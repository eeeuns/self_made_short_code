==> flow/design.v <==
module	gpr (
	clk,
	wbEn,
	wbData,
	rdData
);
input		clk;
input		wbEn;
input	[15:0]	wbData;
output	[15:0]	rdData;
reg	[15:0]	rdData;
always	@(posedge clk)
	if(wbEn)
		rdData= wbData;
endmodule
module	regSel (
	rdIdx,
	gpr0 , gpr1 , gpr2 , gpr3 , gpr4 , gpr5 , gpr6 , gpr7,
	gpr8 , gpr9 , gpr10, gpr11, gpr12, gpr13, gpr14, gpr15,
	rdData
);
input	[ 3:0]	rdIdx;
input	[15:0]	gpr0 , gpr1 , gpr2 , gpr3 , gpr4 , gpr5 , gpr6 , gpr7;
input	[15:0]	gpr8 , gpr9 , gpr10, gpr11, gpr12, gpr13, gpr14, gpr15;
output	[15:0]	rdData;
reg	[15:0]	rdData;
always @ (rdIdx or gpr0  or gpr1  or gpr2  or gpr3  or gpr4  or gpr5  or gpr6  or gpr7  or
	gpr8  or gpr9  or gpr10 or gpr11 or gpr12 or gpr13 or gpr14 or gpr15) 
begin
	casex(rdIdx)
		4'd0 :	rdData = gpr0 ;
		4'd1 :	rdData = gpr1 ;
		4'd2 :	rdData = gpr2 ;
		4'd3 :	rdData = gpr3 ;
		4'd4 :	rdData = gpr4 ;
		4'd5 :	rdData = gpr5 ;
		4'd6 :	rdData = gpr6 ;
		4'd7 :	rdData = gpr7 ;
		4'd8 :	rdData = gpr8 ;
		4'd9 :	rdData = gpr9 ;
		4'd10:	rdData = gpr10;
		4'd11:	rdData = gpr11;
		4'd12:	rdData = gpr12;
		4'd13:	rdData = gpr13;
		4'd14:	rdData = gpr14;
		4'd15:	rdData = gpr15;
	endcase
end
endmodule
module	regFile (
	clk,
	rdAIdx,
	rdBIdx,
	rdAOEn,
	rdBOEn,
	wbIdx,
	wbData,
	wbEn,
	pc,
	rdAData,
	rdBData
);
input		clk;
input	[ 3:0]	rdAIdx;    
input	[ 3:0]	rdBIdx;    
input		rdAOEn;    
input		rdBOEn;    
input	[ 3:0]	wbIdx;     
input	[15:0]	wbData;    
input		wbEn;	   
input	[15:0]	pc;
output	[15:0]	rdAData;   
output	[15:0]	rdBData;   
wire	[15:0]	gpr0 , gpr1 , gpr2 , gpr3 , gpr4 , gpr5 , gpr6 , gpr7;
wire	[15:0]	gpr8 , gpr9 , gpr10, gpr11, gpr12, gpr13, gpr14;
wire	[15:0]	rdADataTmp, rdBDataTmp;
gpr	Igpr0 (.clk(clk), .wbEn(wbEn && wbIdx == 4'd0),  .wbData(wbData), .rdData(gpr0 ));
gpr	Igpr1 (.clk(clk), .wbEn(wbEn && wbIdx == 4'd1),  .wbData(wbData), .rdData(gpr1 ));
gpr	Igpr2 (.clk(clk), .wbEn(wbEn && wbIdx == 4'd2),  .wbData(wbData), .rdData(gpr2 ));
gpr	Igpr3 (.clk(clk), .wbEn(wbEn && wbIdx == 4'd3),  .wbData(wbData), .rdData(gpr3 ));
gpr	Igpr4 (.clk(clk), .wbEn(wbEn && wbIdx == 4'd4),  .wbData(wbData), .rdData(gpr4 ));
gpr	Igpr5 (.clk(clk), .wbEn(wbEn && wbIdx == 4'd5),  .wbData(wbData), .rdData(gpr5 ));
gpr	Igpr6 (.clk(clk), .wbEn(wbEn && wbIdx == 4'd6),  .wbData(wbData), .rdData(gpr6 ));
gpr	Igpr7 (.clk(clk), .wbEn(wbEn && wbIdx == 4'd7),  .wbData(wbData), .rdData(gpr7 ));
gpr	Igpr8 (.clk(clk), .wbEn(wbEn && wbIdx == 4'd8),  .wbData(wbData), .rdData(gpr8 ));
gpr	Igpr9 (.clk(clk), .wbEn(wbEn && wbIdx == 4'd9),  .wbData(wbData), .rdData(gpr9 ));
gpr	Igpr10(.clk(clk), .wbEn(wbEn && wbIdx == 4'd10), .wbData(wbData), .rdData(gpr10));
gpr	Igpr11(.clk(clk), .wbEn(wbEn && wbIdx == 4'd11), .wbData(wbData), .rdData(gpr11));
gpr	Igpr12(.clk(clk), .wbEn(wbEn && wbIdx == 4'd12), .wbData(wbData), .rdData(gpr12));
gpr	Igpr13(.clk(clk), .wbEn(wbEn && wbIdx == 4'd13), .wbData(wbData), .rdData(gpr13));
gpr	Igpr14(.clk(clk), .wbEn(wbEn && wbIdx == 4'd14), .wbData(wbData), .rdData(gpr14));
regSel	regASel (
	rdAIdx,
	gpr0 , gpr1 , gpr2 , gpr3 , gpr4 , gpr5 , gpr6 , gpr7,
	gpr8 , gpr9 , gpr10, gpr11, gpr12, gpr13, gpr14, pc,
	rdADataTmp
);
regSel	regBSel (
	rdBIdx,
	gpr0 , gpr1 , gpr2 , gpr3 , gpr4 , gpr5 , gpr6 , gpr7,
	gpr8 , gpr9 , gpr10, gpr11, gpr12, gpr13, gpr14, pc,
	rdBDataTmp
);
assign	rdAData = rdAOEn ? rdADataTmp : 16'hz;
assign	rdBData = rdBOEn ? rdBDataTmp : 16'hz;
endmodule
# == Step by step through the tools: regFile ==
# The steps from the RTL of regFile to its reports follow in flow order.
# Line numbers count from 1 in the design file above.
# Operators: Yosys type, input widths -> output width; for muxes data width and select width s.
# Library cell names are shortened.
# Not given: --
# design
top_module,regFile
clock_port,clk
lib,sky130hd
lib_corner,tt_025C_1v80

# == Word-level counts ==
# Counts by Yosys on the flattened word-level netlist (proc, flatten, opt, wreduce; memories kept). Register bits leave out memories and registers merged into their read ports (data or address); mux counts leave out enables and synchronous resets folded into registers. Print and check cells are left out. Cells with the same type and inputs are merged into one.
# bits
regBits,240
in_bits,48
out_inout_bits,32
word_cells,81
# classes
eq_ne,44
mux,4
reduce_logical,18
# ops
op,count
$pmux 16 s16,2
$eq 4x4->1 const B,23
$eq 4x3->1 const B,12
$mux 16,2
$eq 4x2->1 const B,6
$logic_and 1x1->1,15
$eq 4x1->1 const B,3
$logic_not 4->1,3

# == Logic depth ==
# Depth = most cells in a row (Yosys ltp): at word level without a register or memory, in the mapped netlist without a sequential cell, where the memories' decode and read muxes count.
# logic_depth
depth_word,3
abc_area,0
depth_mapped,8
ltp_nobuf,5

# == Netlist ==
# Yosys stat after the flow's synthesis: flattened, memories mapped to cells. It holds for the ABC_AREA given above (unset counts as 0); a run with the other value may have another netlist.
# synth_totals
cells,878
mapped_area_um2,11631.2
seq_area_um2,7206.9
ff_cells,240
n_buf,66
# by_type
cell_type,count,area_total_um2
edfxtp_1,240,7.21E+03
a22oi_1,58,435.418
mux2i_1,34,340.326
a22o_1,33,289.027
o21ai_0,45,225.216
nor2_1,55,206.448
mux4_2,9,202.694
a221o_1,20,200.192
nand2_1,52,195.187
a21oi_1,32,160.154
buf_2,31,155.149
o22ai_1,23,143.888
mux2_4,9,135.13
a31oi_1,20,125.12
a32oi_1,14,122.618
nand3_1,21,105.101
o32a_1,10,100.096
a211oi_1,12,90.086
# Not listed: further types 42, cells in them 160.
# By module: a second synthesis without flattening, with its own total; a netlist apart from the flattened one above.
# unflattened
cells_unflattened,914
area_unflattened_um2,11687.5
# Rows give one instance, submodules left out.
# modules
mod,n_inst,n_cells,area_um2,seq_area_um2
gpr,15,16,480.5,480.5
regSel,2,326,2184.6,0.0
regFile,1,22,111.4,0.0

# == Worst setup path after synthesis ==
# OpenSTA on the mapped netlist: ideal clock, no wires. The path of least setup slack (recovery checks aside). Input and output delay are each 20% of the period. Register names are those of the netlist, which keeps one name where synthesis merged equal registers.
# synth_timing
kind,input to register
startpoint,input port wbIdx[3]
endpoint,register Igpr0.rdData[0]
period_ps,3500
input_delay_ps,700
setup_time_ps,409
launch_ps,700
t_arrival_ps,2347
required_time_ps,3091
slack_ps,743
delay_ps,2056
path_stages,2
path_buffers,0
period_less_setup_slack_ps,2757
# "delay_ps" is the arrival time less input delay plus setup time.
# "path_stages": output pins that drive a net of the path, with the launching flip-flop's if there is one; two outputs of one cell count as two.
# "period_less_setup_slack_ps" = period - worst setup slack (recovery checks aside). The figure is calculated, with input and output delays left at 20% of the set period.
# Between the ends stands the longest chain of elaborated cells between them, by number of cells; it is not shown to be the way that was timed. Of several equally long chains one is given.
# A line is the first line of the expression or statement that the cell stems from. Yosys adds cells for indexed reads and writes and turns some case tables into memories.
# synth_via
path_cell_list,or3b_2 -> nor3_1
elab_chain_cells,2
cells_between,2
lines_between,1
classes_between,reduce/logical: 2
# synth_rtl
item,line,text
"start, declared",68,input [ 3:0] wbIdx;
$logic_not 4->1,77,"gpr Igpr0 (.clk(clk), .wbEn(wbEn && wbIdx == 4'd0), .wbData(wbData), .rdData(gpr0 ));"
$logic_and 1x1->1,77,
"end, assigned",14,rdData= wbData;
"end, declared",10,output [15:0] rdData;

# == Path in the finished layout ==
# Path of least setup slack in the final report of record 1 (OpenROAD, finished layout, wires in). Where an end is a register, its clock arrival counts in the times.
# The path's times are printed in steps of 10 ps; the period is the one set.
# layout_timing
kind,input to output
startpoint,input port rdAIdx[1]
endpoint,output port rdAData[1]
period_ps,3740
input_delay_ps,750
out_delay_ps,750
launch_ps,750
t_arrival_ps,2420
required_time_ps,2990
slack_ps,580
path_stages,9
path_buffers,5
# Between the ends stands the longest chain of elaborated cells between them, by number of cells; it is not shown to be the way that was timed. Of several equally long chains one is given.
# layout_via
path_cell_list,buf_12 -> buf_12 -> buf_12 -> buf_6 -> mux4_2 -> nand2_2 -> o211ai_1 -> o32a_1 -> buf_2
elab_chain_cells,3
cells_between,18
lines_between,2
classes_between,eq/ne: 15; mux: 2; reduce/logical: 1
# layout_rtl
item,line,text
"start, declared",64,input [ 3:0] rdAIdx;
$eq 4x4->1,30,casex(rdIdx)
$pmux 16 s16,30,
$mux 16,104,assign rdAData = rdAOEn ? rdADataTmp : 16'hz;
"end, declared",72,output [15:0] rdAData;

# Measured results for regFile: 2 stored runs of the Yosys and OpenROAD flow on sky130hd. The settings differ; the order carries no meaning. The constraints put input and output delay at 20% of the set period each and load the outputs with 0.01 pF.
# "worst_path_allowed_less_slack_ps": the worst setup path's part of the clock period (all of it between registers, 20% less for each end at a port) less its slack. A launch clock that arrives late makes it longer, a capture clock that arrives late makes it shorter.
# By "totalPower_uw" is meant OpenSTA's value without simulated activity: inputs other than the clock are taken to toggle once in ten clock periods, and the tool carries that through the logic.
# "worst_path_allowed_less_slack_ps" is known to 10 ps.
# Settings: n/a = not set for that run.
run name,period_ns,CORE_UTILIZATION,SETUP_SLACK_MARGIN,PLACE_DENSITY_LB_ADDON,CORE_ASPECT_RATIO,CORE_MARGIN,CELL_PAD_IN_SITES_DETAIL_PLACEMENT,GPL_TIMING_DRIVEN,MIN_ROUTING_LAYER,CAP_MARGIN,SLEW_MARGIN,worst_path_allowed_less_slack_ps,timing.worst_path_kind,layout_stdcell_area_um2,timing.setup.tns_ps,synthesis_area_um2,die_footprint_um2,timing.setup.ws_ps,totalPower_uw
record 1,3.74,27,0.62,0.02,0.71,8,1,0,met1,20,20,1670,input to output,16388.2,0,11631.2,50073.0,577,6645
record 2,1.64,40,n/a,n/a,n/a,2,n/a,n/a,n/a,20,20,2130,register to output,16833.6,-20941,11631.2,30457.2,-817,15210
